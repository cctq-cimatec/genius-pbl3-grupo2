==> flow/design.v <==
package riscv_definitions;
localparam REG_ADDR = 5;
localparam DATA_WIDTH = 32;
localparam REG_COUNT = 32;
localparam RAM_AMOUNT = 4;
    typedef logic [DATA_WIDTH-1:0] dataBus_t;
    typedef enum logic [6:0] {
        LUI    = 7'b0110111,   
        AUIPC  = 7'b0010111,   
        JAL    = 7'b1101111,   
        JALR   = 7'b1100111,   
        BRCH_S = 7'b1100011,   
        LOAD_S = 7'b0000011,   
        STORE_S = 7'b0100011,  
        ALUI_S = 7'b0010011,   
        ALU_S  = 7'b0110011    
    } opcodeType;
    typedef enum logic [2:0] {
        IMM_I = 3'b000,   
        IMM_IS = 3'b001,  
        IMM_S = 3'b010,   
        IMM_B = 3'b011,   
        IMM_U = 3'b100,   
        IMM_J = 3'b101    
    } imm_src_t;
    typedef enum logic [3:0] {
        ALU_ADD    = 4'b0000,  
        ALU_SLL    = 4'b0001,  
        ALU_LT     = 4'b0010,  
        ALU_LTU    = 4'b0011,  
        ALU_XOR    = 4'b0100,  
        ALU_SRL    = 4'b0101,  
        ALU_OR     = 4'b0110,  
        ALU_AND    = 4'b0111,  
        ALU_SUB    = 4'b1000,  
        ALU_SRA    = 4'b1001,  
        ALU_BPS2   = 4'b1010,  
        ALU_EQUAL  = 4'b1011,  
        ALU_NEQUAL = 4'b1100,  
        ALU_GT     = 4'b1101,  
        ALU_GTU    = 4'b1111   
    } aluOpType;
    typedef enum logic {
        RS1 = 1'b0,
        PC = 1'b1
    } aluSrc1_e;
    typedef enum logic {
        RS2 = 1'b0, 
        IMM = 1'b1
    } aluSrc2_e;
endpackage: riscv_definitions
`timescale 1ns / 1ps
module memory_access(
    input  logic        clk,                
    input  logic        rst_n,              
    input  logic        clk_en,             
    input  logic [31:0] i_data_rd,            
    input  logic        i_ex_mem_to_reg,      
    input  logic        i_ex_rw_sel,          
    input  logic        i_ex_reg_wr,          
    input  logic        i_ex_mem_rd,          
    input  logic        i_ex_mem_wr,          
    input  logic [31:0] i_ex_pc_plus_4,       
    input  logic [31:0] i_ex_alu_result,      
    input  logic [31:0] i_ex_reg_read_data2,  
    input  logic  [4:0] i_ex_reg_dest,        
    input  logic  [2:0] i_ex_funct3,          
    input  logic  [6:0] i_ex_funct7,          
    output logic [31:0] o_data_wr,            
    output logic [31:0] o_data_addr,          
    output logic  [3:0] o_data_rd_en_ctrl,    
    output logic        o_data_rd_en_ma,      
    output logic        o_data_wr_en_ma,      
    output logic        o_ma_mem_to_reg,      
    output logic        o_ma_rw_sel,          
    output logic [31:0] o_ma_pc_plus_4,       
    output logic [31:0] o_ma_read_data,       
    output logic [31:0] o_ma_result,          
    output logic  [4:0] o_ma_reg_dest,        
    output logic        o_ma_reg_wr           
);
    assign o_data_wr       = i_ex_reg_read_data2;
    assign o_data_addr     = i_ex_alu_result;
    assign o_data_rd_en_ma = i_ex_mem_rd;
    assign o_data_wr_en_ma = i_ex_mem_wr;
    always_comb begin
        case (i_ex_funct3)
            3'b000: o_data_rd_en_ctrl = 4'b0001;  
            3'b001: o_data_rd_en_ctrl = 4'b00111;  
            3'b010: o_data_rd_en_ctrl = 4'b1111;  
            default: o_data_rd_en_ctrl = 4'b1111;  
        endcase
    end
    always_ff @(posedge clk or negedge rst_n) begin
        if (!rst_n) begin
            o_ma_mem_to_reg   <= 0;
            o_ma_rw_sel       <= 0;
            o_ma_pc_plus_4    <= 0;
            o_ma_read_data    <= 0;
            o_ma_result       <= 0;
            o_ma_reg_dest     <= 0;
            o_ma_reg_wr       <= 0;
        end else if (clk_en) begin
            o_ma_mem_to_reg   <= i_ex_mem_to_reg;
            o_ma_rw_sel       <= i_ex_rw_sel;
            o_ma_pc_plus_4    <= i_ex_pc_plus_4;
            o_ma_result       <= i_ex_alu_result;
            o_ma_reg_dest     <= i_ex_reg_dest;
            o_ma_reg_wr       <= i_ex_reg_wr;
            case (i_ex_funct3)
                3'b000:   
                    o_ma_read_data <= {{24{i_data_rd[7]}}, i_data_rd[7:0]};
                3'b001:   
                    o_ma_read_data <= {{16{i_data_rd[15]}}, i_data_rd[15:0]};
                3'b010:   
                    o_ma_read_data <= i_data_rd;
                3'b100:   
                    o_ma_read_data <= {24'b0, i_data_rd[7:0]};
                3'b101:   
                    o_ma_read_data <= {16'b0, i_data_rd[15:0]};
                default:
                    o_ma_read_data <= i_data_rd;  
            endcase
        end
    end
endmodule
# From RTL to reports: memory_access
# What the tools print for memory_access, step after step.
# Line numbers count from 1 in the design file above.
# Library cell names are shortened.
# Not given: n/a
dict set report design {
  top {memory_access}
  clock {clk}
  cell_library {sky130hd}
  pvt_corner {tt_025C_1v80}
}

# After elaboration
# Counts by Yosys on the flattened word-level netlist (proc, flatten, opt, wreduce; memories kept). Register bits leave out memories and registers merged into their read ports (data or address); mux counts leave out enables and synchronous resets folded into registers. Print and check cells are left out. Cells with the same type and inputs are merged into one.
dict set report classes {
  add_sub_neg 0
  multipliers 0
  n_div 0
  n_cmp 0
  eq_ne 3
  shifts 0
  n_mux 2
  logic 0
  reduce_and_logical 1
}
# op count
set op_table {}
lappend op_table {{parallel mux 32 bit (select 4 bit)} 1}
lappend op_table {{parallel mux 4 bit (select 2 bit)} 1}
lappend op_table {{equality test 3 bit with constant B} 2}
lappend op_table {{equality test 3 x 1 -> 1 bit with constant B} 1}
lappend op_table {{logical NOT 3 bit} 1}
dict set report bits {
  register_bits 104
  latchBits 0
  ramBits 0
  rom_bits 0
  clocked_rd_ports_x_width 0
  n_memories 0
  in_bits 151
  output_inout_bits 174
  wordCells 13
}

# Longest topological paths
# Yosys ltp: most cells in a row. Word level: on the elaborated netlist, between registers, memories and ports. Mapped: between sequential cells and ports; inverters and the memories' decode and read muxes count.
dict set report depth {
  depth_word 2
  ABC_AREA 0
  ltp_mapped 5
  ltp_nobuf 3
}

# Mapped cells and area
# Source: synth_stat.txt of the flow (Yosys; design flattened, memories mapped). It holds for the ABC_AREA given above (unset counts as 0); a run with the other value may have another netlist.
# The area totals of this step are shown rounded.
dict set report synth_totals {
  cell_count 332
  mapped_area_um2 4600
  seqArea_um2 2600
  flip_flops 104
  n_buf 85
}
# type count type_area_um2
set types {}
lappend types {dfrtp_1 104 2.6E+03}
lappend types {mux2_2 80 900.864}
lappend types {buf_4 68 510.49}
lappend types {a311o_2 14 157.651}
lappend types {nor2b_1 16 100.096}
lappend types {o221ai_1 8 70.067}
lappend types {buf_2 11 55.053}
lappend types {inv_1 8 30.029}
lappend types {nand2_1 8 30.029}
lappend types {buf_6 2 22.522}
lappend types {a311o_1 2 20.019}
lappend types {nor3b_4 1 18.768}
lappend types {clkbuf_1 3 11.261}
lappend types {mux2i_1 1 10.01}
lappend types {nand4b_1 1 8.758}
lappend types {or2_4 1 8.758}
lappend types {nor2_2 1 6.256}
lappend types {or3_1 1 6.256}
# Other cell types: 2; their cells: 2.

# Worst setup path after synthesis
# OpenSTA on the mapped netlist: ideal clock, no wires. The path of least setup slack (recovery checks aside). Input and output delay are each 20% of the period. Register names are those of the netlist, which keeps one name where synthesis merged equal registers.
dict set report synth_timing {
  path_type {input to output}
  start {input i_ex_funct3[1]}
  end {output o_data_rd_en_ctrl[2]}
  period_ns 2.45
  input_delay_ns 0.490
  out_delay_ns 0.490
  t_first_pin_ns 0.490
  t_arrival_ns 1.172
  required_ns 1.960
  path_slack_ns 0.788
  delay_ns 0.682
  stages 3
  path_buffers 2
  synth_period_reached_ns 1.662
}
# "delay_ns" is the arrival time less input delay plus setup time.
# A path that ends at an output port has no setup time.
# "stages": output pins that drive a net of the path, with the launching flip-flop's if there is one; two outputs of one cell count as two.
# "synth_period_reached_ns" is the clock period less the worst setup slack; recovery checks do not enter. This is arithmetic on one report: input and output delays are still those of the set period (20% each).
# The rows between start and end are the longest chain of elaborated cells between them; the timing report does not say that the signal goes this way. Where chains are equally long, one stands for them.
# Each line given opens the expression or statement behind the cell; cells for indexed reads and writes are added by Yosys, which also makes memories of some case tables.
dict set report synth_via {
  cell_sequence {buf_6 -> or3_1 -> buf_4}
  elab_chain_cells 2
  cells_between 3
}
# item line_no
set synth_lines {}
lappend synth_lines {{start: declaration} 67} ;# input  logic  [2:0] i_ex_funct3,
lappend synth_lines {{equality test 3 x 1 -> 1 bit} 87} ;# case (i_ex_funct3)
lappend synth_lines {{parallel mux 4 bit (select 2 bit)} 87}
lappend synth_lines {{end: declaration} 71} ;# output logic  [3:0] o_data_rd_en_ctrl,
# Nets of the timed path that keep an RTL name, with a line that drives or declares them; the list need not be complete.
# net line_no
set synth_named_nets {}
lappend synth_named_nets {o_data_rd_en_ctrl[1] 87}

# Path in the finished layout
# Path of least setup slack in the final report of run A (OpenROAD, finished layout, wires in). Where an end is a register, its clock arrival counts in the times.
dict set report layout_timing {
  path_type {input to output}
  start {input i_ex_funct3[2]}
  end {output o_data_rd_en_ctrl[1]}
  period_ns 1.35
  input_delay_ns 0.27
  out_delay_ns 0.27
  t_first_pin_ns 0.27
  t_arrival_ns 0.91
  required_ns 1.08
  path_slack_ns 0.17
  stages 3
  path_buffers 2
}
# The rows between start and end are the longest chain of elaborated cells between them; the timing report does not say that the signal goes this way. Where chains are equally long, one stands for them.
dict set report layout_via {
  cell_sequence {buf_6 -> or3_4 -> buf_6}
  elab_chain_cells 2
  cells_between 3
}
# item line_no
set layout_lines {}
lappend layout_lines {{start: declaration} 67} ;# input  logic  [2:0] i_ex_funct3,
lappend layout_lines {{equality test 3 x 1 -> 1 bit} 87} ;# case (i_ex_funct3)
lappend layout_lines {{parallel mux 4 bit (select 2 bit)} 87}
lappend layout_lines {{end: declaration} 71} ;# output logic  [3:0] o_data_rd_en_ctrl,

; Design memory_access on sky130hd. What follows are 2 stored runs of the flow, each under its own settings; their order means nothing. The constraints put input and output delay at 20% of the set period each and load the outputs with 0.01 pF.
; "worst_path_time_ns" means the part of the period allowed to the worst setup path (the constraints hold back 20% at inputs and 20% at outputs) less its slack; where the path has registers, the arrival times of their clocks count too.
; "final_power_w" is the tool's figure for a default switching activity; nothing was simulated.
; Results are given in rounded form.

[run A: settings]
period_ns = 1.35
SETUP_SLACK_MARGIN = 0.37
CAP_MARGIN = 20
CORE_MARGIN = 2
CORE_UTILIZATION = 40
SLEW_MARGIN = 20
[run A: results]
finalUtil_frac = 0.62
setup_worst_slack_ns = 0.17
worst_path_time_ns = 0.64
critical_path_type = input to output
die_um2 = 12000
synthesis_area_um2 = 4600
final_power_w = 0.0082

[run B: settings]
period_ns = 0.935
CORE_UTILIZATION = 70
SETUP_SLACK_MARGIN = -0.04
PLACE_DENSITY_LB_ADDON = 0.29
HOLD_SLACK_MARGIN = -0.03
CORE_ASPECT_RATIO = 1.21
ABC_AREA = 1
CTS_CLUSTER_SIZE = 36
MIN_ROUTING_LAYER = met2
CAP_MARGIN = 20
CORE_MARGIN = 2
SLEW_MARGIN = 20
[run B: results]
outcome = not finished: placement ended with error PPL-0024
